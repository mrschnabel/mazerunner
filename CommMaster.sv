==> flow/design.v <==
module CommMaster(
clk,
rst_n,
cmd,
send_cmd,
TX,
cmd_sent
);
input clk;
input rst_n;
input [15:0] cmd;
input send_cmd;
output reg TX;
output reg cmd_sent;
reg [7:0] LOWER_BYTE;	 
reg [7:0] tx_data;	 
logic trmt;		 
logic tx_done;		 
logic set_cmd_cmplt;	 
logic sel;		 
logic clr_cmd_cmplt;	 
UART_tx iTX(.clk(clk),.rst_n(rst_n),.TX(TX),.trmt(trmt),.tx_data(tx_data),.tx_done(tx_done));
always_ff @(posedge clk)begin
	if(send_cmd)
		LOWER_BYTE <= cmd[7:0];
end
assign tx_data = (sel) ? cmd[15:8] : LOWER_BYTE;	 
typedef enum reg [2:0] {UPPER,LOWER,DONE} state_t;
state_t state, nxt_state;
always_ff @(posedge clk, negedge rst_n)begin
	if(!rst_n)
		state <= UPPER;
	else
		state <= nxt_state;
end
always_comb begin
	sel = 0;
	trmt = 0;
	set_cmd_cmplt = 0;
	clr_cmd_cmplt = 0;
	nxt_state = state_t'(state);
	case(state)
		UPPER: begin	 
			if(send_cmd)begin	 
				sel = 1;	 
				trmt= 1;	 
				clr_cmd_cmplt = 1;
				nxt_state = LOWER;
			end
		end
		LOWER: begin	 
			if(tx_done)begin	 
				trmt = 1;	
				nxt_state = DONE;
			end
		end
		DONE: begin
			if(tx_done)begin	 
				set_cmd_cmplt = 1;
				nxt_state = UPPER;
			end
		end
		default: begin
			nxt_state = UPPER;
		end
	endcase
end
always @(posedge clk, negedge rst_n)begin
	if(!rst_n)begin
		cmd_sent <= 0;
	end
	else if(set_cmd_cmplt)begin
		cmd_sent <= 1;
	end
	else if(clr_cmd_cmplt)begin
		cmd_sent <= 0;
	end
end
endmodule
module UART_tx(clk,rst_n,TX,trmt,tx_data,tx_done);
input clk,rst_n;		 
input trmt;				 
input [7:0] tx_data;	 
output TX, tx_done;		 
reg [8:0] shift_reg;	 
reg [3:0] bit_cnt;		 
reg [12:0] baud_cnt;	 
reg tx_done;			 
reg load, trnsmttng;		 
wire shift;
typedef enum reg {IDLE,TX_STATE} state_t;
state_t state,nxt_state;
always @(posedge clk or negedge rst_n)
  if (!rst_n)
    state <= IDLE;
  else
    state <= nxt_state;
always @(posedge clk or negedge rst_n)
  if (!rst_n)
    bit_cnt <= 4'b0000;
  else if (load)
    bit_cnt <= 4'b0000;
  else if (shift)
    bit_cnt <= bit_cnt+1;
always @(posedge clk or negedge rst_n)
  if (!rst_n)
    baud_cnt <= 5208;
  else if (load || shift)
    baud_cnt <= 5208;			 
  else if (trnsmttng)
    baud_cnt <= baud_cnt-1;		 
always @(posedge clk or negedge rst_n)
  if (!rst_n)
    shift_reg <= 9'h1FF;		 
  else if (load)
    shift_reg <= {tx_data,1'b0};	 
  else if (shift)
    shift_reg <= {1'b1,shift_reg[8:1]};	 
always @(posedge clk or negedge rst_n)
  if (!rst_n)
    tx_done <= 1'b0;
  else if (trmt)
    tx_done <= 1'b0;
  else if (bit_cnt==4'b1010)
    tx_done <= 1'b1;
always @(state,trmt,shift,bit_cnt)
  begin
    load         = 0;
    trnsmttng = 0;
    nxt_state    = IDLE;	 
    case (state)
      IDLE : begin
        if (trmt)
          begin
            nxt_state = TX_STATE;
            load = 1;
          end
        else nxt_state = IDLE;
      end
      default : begin		 
        if (bit_cnt==4'b1010)
          nxt_state = IDLE;
        else
          nxt_state = TX_STATE;
        trnsmttng = 1;
      end
    endcase
  end
assign shift = ~|baud_cnt;
assign TX = shift_reg[0];		 
endmodule
# Reports on CommMaster
# Tool output for the design above, in the order of the flow.
# Line numbers count from 1 in the design file above.
design:
  top: "CommMaster"
  clock: "clk"
  lib: "sky130hd"
  lib_corner: "tt_025C_1v80"

# Word-level counts
# Yosys after proc, flatten, opt, wreduce and memory -nomap, before mapping. Memory bits, and registers merged into a memory's read port (data or address), are not among the register bits. Print and check cells are not counted. Equal cells are merged and count once.
word_totals:
  register_bits: 40
  in_bits: 19
  out_inout_bits: 2
  word_cells: 49
op_classes:
  add_sub_neg: 2
  equal: 7
  mux: 24
  reduce_logical: 8
op_table:
  columns: ["op", "n"]
  rows:
  - ["13-bit two-way mux", 2]
  - ["9-bit two-way mux", 2]
  - ["13-bit by 1-bit subtractor with 13-bit output (second input constant)", 1]
  - ["13-bit OR reduction", 1]
  - ["1-bit two-way mux", 12]
  - ["3-bit parallel mux with 3-bit select", 1]
  - ["3-bit two-way mux", 3]
  - ["8-bit two-way mux", 1]
  - ["4-bit two-way mux", 2]
  - ["2-bit nonzero test", 3]
  - ["2-bit by 1-bit != test with 1-bit output (second input constant)", 2]
  - ["2-bit != test (second input constant)", 2]
  - ["4-bit by 1-bit adder with 4-bit output (second input constant)", 1]
  - ["4-bit equality test (second input constant)", 1]
  - ["3-bit by 1-bit equality test with 1-bit output (second input constant)", 1]
  - ["3-bit by 2-bit equality test with 1-bit output (second input constant)", 1]
  - ["3-bit zero test", 1]
  - ["3-bit AND reduction", 1]
  - ["1-bit parallel mux with 2-bit select", 1]
  - ["1-bit logical OR", 1]
  - ["1-bit zero test", 1]

# Depth
# Depth = most cells in a row (Yosys ltp): at word level without a register or memory, in the mapped netlist without a sequential cell, where the memories' decode and read muxes count.
depth:
  word_depth: 6
  abc_area: 0
  mapped_depth: 7
  ltp_nobuf: 6

# Synthesis result
# Yosys stat after the flow's synthesis: flattened, memories mapped to cells. It holds for the ABC_AREA given above (unset counts as 0); a run with the other value may have another netlist.
# The area totals of this step are shown rounded.
mapped:
  cells: 166
  synth_area_um2: 1923
  sequential_area_um2: 1060
  flip_flops: 40
  buf_cells: 5
by_type:
  columns: ["cell", "n", "area_total_um2"]
  rows:
  - ["sky130_fd_sc_hd__dfrtp_1", 17, 425.408]
  - ["sky130_fd_sc_hd__dfstp_2", 15, 394.128]
  - ["sky130_fd_sc_hd__edfxtp_1", 8, 240.23]
  - ["sky130_fd_sc_hd__nand2_1", 22, 82.579]
  - ["sky130_fd_sc_hd__xor2_1", 9, 78.826]
  - ["sky130_fd_sc_hd__mux2i_1", 7, 70.067]
  - ["sky130_fd_sc_hd__mux2_2", 6, 67.565]
  - ["sky130_fd_sc_hd__nor2_1", 16, 60.058]
  - ["sky130_fd_sc_hd__xnor2_1", 6, 52.55]
  - ["sky130_fd_sc_hd__ha_1", 4, 50.048]
  - ["sky130_fd_sc_hd__nor4_4", 2, 42.541]
  - ["sky130_fd_sc_hd__inv_1", 7, 26.275]
  - ["sky130_fd_sc_hd__and4bb_2", 2, 25.024]
  - ["sky130_fd_sc_hd__nand3_1", 5, 25.024]
  - ["sky130_fd_sc_hd__o21ai_0", 5, 25.024]
  - ["sky130_fd_sc_hd__nor4b_4", 1, 23.773]
  - ["sky130_fd_sc_hd__o21ai_1", 4, 20.019]
  - ["sky130_fd_sc_hd__nand4_1", 3, 18.768]
# Other cell types: 21; their cells: 27.
# The figures by module come from a second, unflattened synthesis with its own total; it is not the netlist above.
hier_totals:
  hier_cells: 174
  area_unflattened_um2: 1886
# Each row is one instance without its submodules.
modules:
  columns: ["module", "instances", "n_cells", "area_um2", "mod_seq_area_um2"]
  rows:
  - ["UART_tx", 1, 142, 1363, 718.2]
  - ["CommMaster", 1, 32, 523.0, 341.6]

# Worst setup path after synthesis
# Path of least setup slack by OpenSTA after synthesis, without wires, with an ideal clock, recovery checks aside; 20% of the period is set as input and as output delay. Where synthesis merged equal registers, the netlist keeps one of their names.
synth_timing:
  path_type: "flip-flop to flip-flop"
  from: "reg iTX.baud_cnt[0]"
  to: "reg iTX.shift_reg[7]"
  period_ns: 1.66
  setup_ns: 0.095
  launch_ns: 0.000
  arrival_time_ns: 1.397
  t_required_ns: 1.565
  slack_ns: 0.168
  path_delay_ns: 1.492
  path_stages: 8
  n_path_buf: 1
  synth_period_reached_ns: 1.492
# "path_delay_ns" is the arrival time less input delay plus setup time.
# "path_stages": output pins that drive a net of the path, with the launching flip-flop's if there is one; two outputs of one cell count as two.
# "synth_period_reached_ns" = period - worst setup slack (recovery checks aside). The figure is calculated, with input and output delays left at 20% of the set period.
# The rows between start and end are the longest chain of elaborated cells between them; the timing report does not say that the signal goes this way. Where chains are equally long, one stands for them.
# Each line given opens the expression or statement behind the cell; cells for indexed reads and writes are added by Yosys, which also makes memories of some case tables.
# A register here has more assigning lines than the two given.
synth_via:
  cell_sequence: "sky130_fd_sc_hd__dfrtp_1 sky130_fd_sc_hd__inv_1 sky130_fd_sc_hd__ha_1 sky130_fd_sc_hd__nor4b_4 sky130_fd_sc_hd__a32oi_2 sky130_fd_sc_hd__buf_6 sky130_fd_sc_hd__nand2_2 sky130_fd_sc_hd__o31ai_1"
  elab_chain_len: 3
  cells_between: 4
  lines_between: 3
  classes_between: "1 x eq/ne; 2 x mux; 1 x reduce/logical"
synth_lines:
  columns: ["element", "line", "text"]
  rows:
  - ["start: declaration", 87, "reg [12:0] baud_cnt;"]
  - ["start: assignment", 107, "baud_cnt <= 5208;"]
  - ["start: assignment", 111, "baud_cnt <= baud_cnt-1;"]
  - ["13-bit OR reduction", 149, "assign shift = ~|baud_cnt;"]
  - ["9-bit two-way mux", 117, "else if (shift)"]
  - ["9-bit two-way mux", 115, "else if (load)"]
  - ["end: assignment", 116, "shift_reg <= {tx_data,1'b0};"]
  - ["end: assignment", 118, "shift_reg <= {1'b1,shift_reg[8:1]};"]
  - ["end: declaration", 85, "reg [8:0] shift_reg;"]

# Path in the finished layout
# From the final timing report of run A: the path of least setup slack in the routed layout; clock arrival at registers is part of the times.
layout_timing:
  path_type: "flip-flop to flip-flop"
  from: "reg iTX.baud_cnt[1]"
  to: "reg iTX.shift_reg[7]"
  period_ns: 1.54
  setup_ns: 0.07
  launch_ns: 0.29
  arrival_time_ns: 1.76
  t_required_ns: 1.75
  slack_ns: -0.01
  path_stages: 8
  n_path_buf: 2
# The rows between start and end are the longest chain of elaborated cells between them; the timing report does not say that the signal goes this way. Where chains are equally long, one stands for them.
# A register here has more assigning lines than the two given.
layout_via:
  cell_sequence: "sky130_fd_sc_hd__dfrtp_1 sky130_fd_sc_hd__inv_2 sky130_fd_sc_hd__ha_4 sky130_fd_sc_hd__nor4b_4 sky130_fd_sc_hd__buf_4 sky130_fd_sc_hd__a32oi_4 sky130_fd_sc_hd__buf_12 sky130_fd_sc_hd__o31ai_4"
  elab_chain_len: 3
  cells_between: 4
  lines_between: 3
  classes_between: "1 x eq/ne; 2 x mux; 1 x reduce/logical"
layout_lines:
  columns: ["element", "line", "text"]
  rows:
  - ["start: declaration", 87, "reg [12:0] baud_cnt;"]
  - ["start: assignment", 107, "baud_cnt <= 5208;"]
  - ["start: assignment", 111, "baud_cnt <= baud_cnt-1;"]
  - ["13-bit OR reduction", 149, "assign shift = ~|baud_cnt;"]
  - ["9-bit two-way mux", 117, "else if (shift)"]
  - ["9-bit two-way mux", 115, "else if (load)"]
  - ["end: assignment", 116, "shift_reg <= {tx_data,1'b0};"]
  - ["end: assignment", 118, "shift_reg <= {1'b1,shift_reg[8:1]};"]
  - ["end: declaration", 85, "reg [8:0] shift_reg;"]

Hand-over note for CommMaster

Record of 2 stored runs of the RTL-to-layout flow on CommMaster, platform sky130hd. The runs are unordered. Constraints: input delay and output delay 20% of the set period each, output load 0.01 pF.
"timing.achieved_period_ns" means the clock period less the worst setup slack. The figure is calculated, with input and output delays left at 20% of the set period.
Results are given in rounded form.

--- run A ---
==> flow/run.sh <==
#!/bin/bash
# the make line also repeats the synthesis and layout settings of config.mk as NAME=value (left out here)
make -C /OpenROAD-flow-scripts/flow DESIGN_CONFIG=/design/flow/config.mk WORK_HOME=/design/flow/orfs CLKGATE_MAP_FILE= finish
==> flow/config.mk <==
export PLATFORM = sky130hd
export DESIGN_NAME = CommMaster
export DESIGN_NICKNAME = CommMaster
export VERILOG_FILES = /design/flow/design.v
export SDC_FILE = /design/flow/constraint.sdc
export NUM_CORES = 4
export LEC_CHECK = 0
export ABC_AREA = 0
export CAP_MARGIN = 20
export CORE_MARGIN = 2
export CORE_UTILIZATION = 23
export CTS_CLUSTER_DIAMETER = 167
export GPL_TIMING_DRIVEN = 1
export PLACE_DENSITY = 0.38
export SETUP_SLACK_MARGIN = 0.32
export SLEW_MARGIN = 20
==> flow/constraint.sdc <==
create_clock -name core_clock -period 1.54 [get_ports {clk}]
set_input_delay 0.3080 -clock core_clock [delete_from_list [all_inputs] [get_ports {clk}]]
set_output_delay 0.3080 -clock core_clock [all_outputs]
set_load 0.01 [all_outputs]

==> results, as YAML <==
results:
  final_stdcell_area_um2: 2944
  final_setup_ws_ns: -0.009
  timing.achieved_period_ns: 1.549
  design_die_area_um2: 9109
  setupTns_ns: -0.011
  yosys.chip_area_um2: 1923

--- run B ---
==> flow/run.sh <==
#!/bin/bash
# the make line also repeats the synthesis and layout settings of config.mk as NAME=value (left out here)
make -C /OpenROAD-flow-scripts/flow DESIGN_CONFIG=/design/flow/config.mk WORK_HOME=/design/flow/orfs CLKGATE_MAP_FILE= finish
==> flow/config.mk <==
export PLATFORM = sky130hd
export DESIGN_NAME = CommMaster
export DESIGN_NICKNAME = CommMaster
export VERILOG_FILES = /design/flow/design.v
export SDC_FILE = /design/flow/constraint.sdc
export NUM_CORES = 4
export LEC_CHECK = 0
export ABC_AREA = 0
export CAP_MARGIN = 35
export CORE_MARGIN = 2
export CORE_UTILIZATION = 69
export CTS_CLUSTER_DIAMETER = 330
export GPL_TIMING_DRIVEN = 1
export HOLD_SLACK_MARGIN = 0.15
export MAX_ROUTING_LAYER = met4
export PLACE_DENSITY_LB_ADDON = 0.02
export SLEW_MARGIN = 20
export TNS_END_PERCENT = 10
==> flow/constraint.sdc <==
create_clock -name core_clock -period 1.88 [get_ports {clk}]
set_input_delay 0.3760 -clock core_clock [delete_from_list [all_inputs] [get_ports {clk}]]
set_output_delay 0.3760 -clock core_clock [all_outputs]
set_load 0.01 [all_outputs]

==> results, as YAML <==
results:
  final_setup_ws_ns: 0.100
  setupTns_ns: 0.000
  design_die_area_um2: 3225
  yosys.chip_area_um2: 1923
  timing.achieved_period_ns: 1.780
  final_stdcell_area_um2: 2292

End of note.
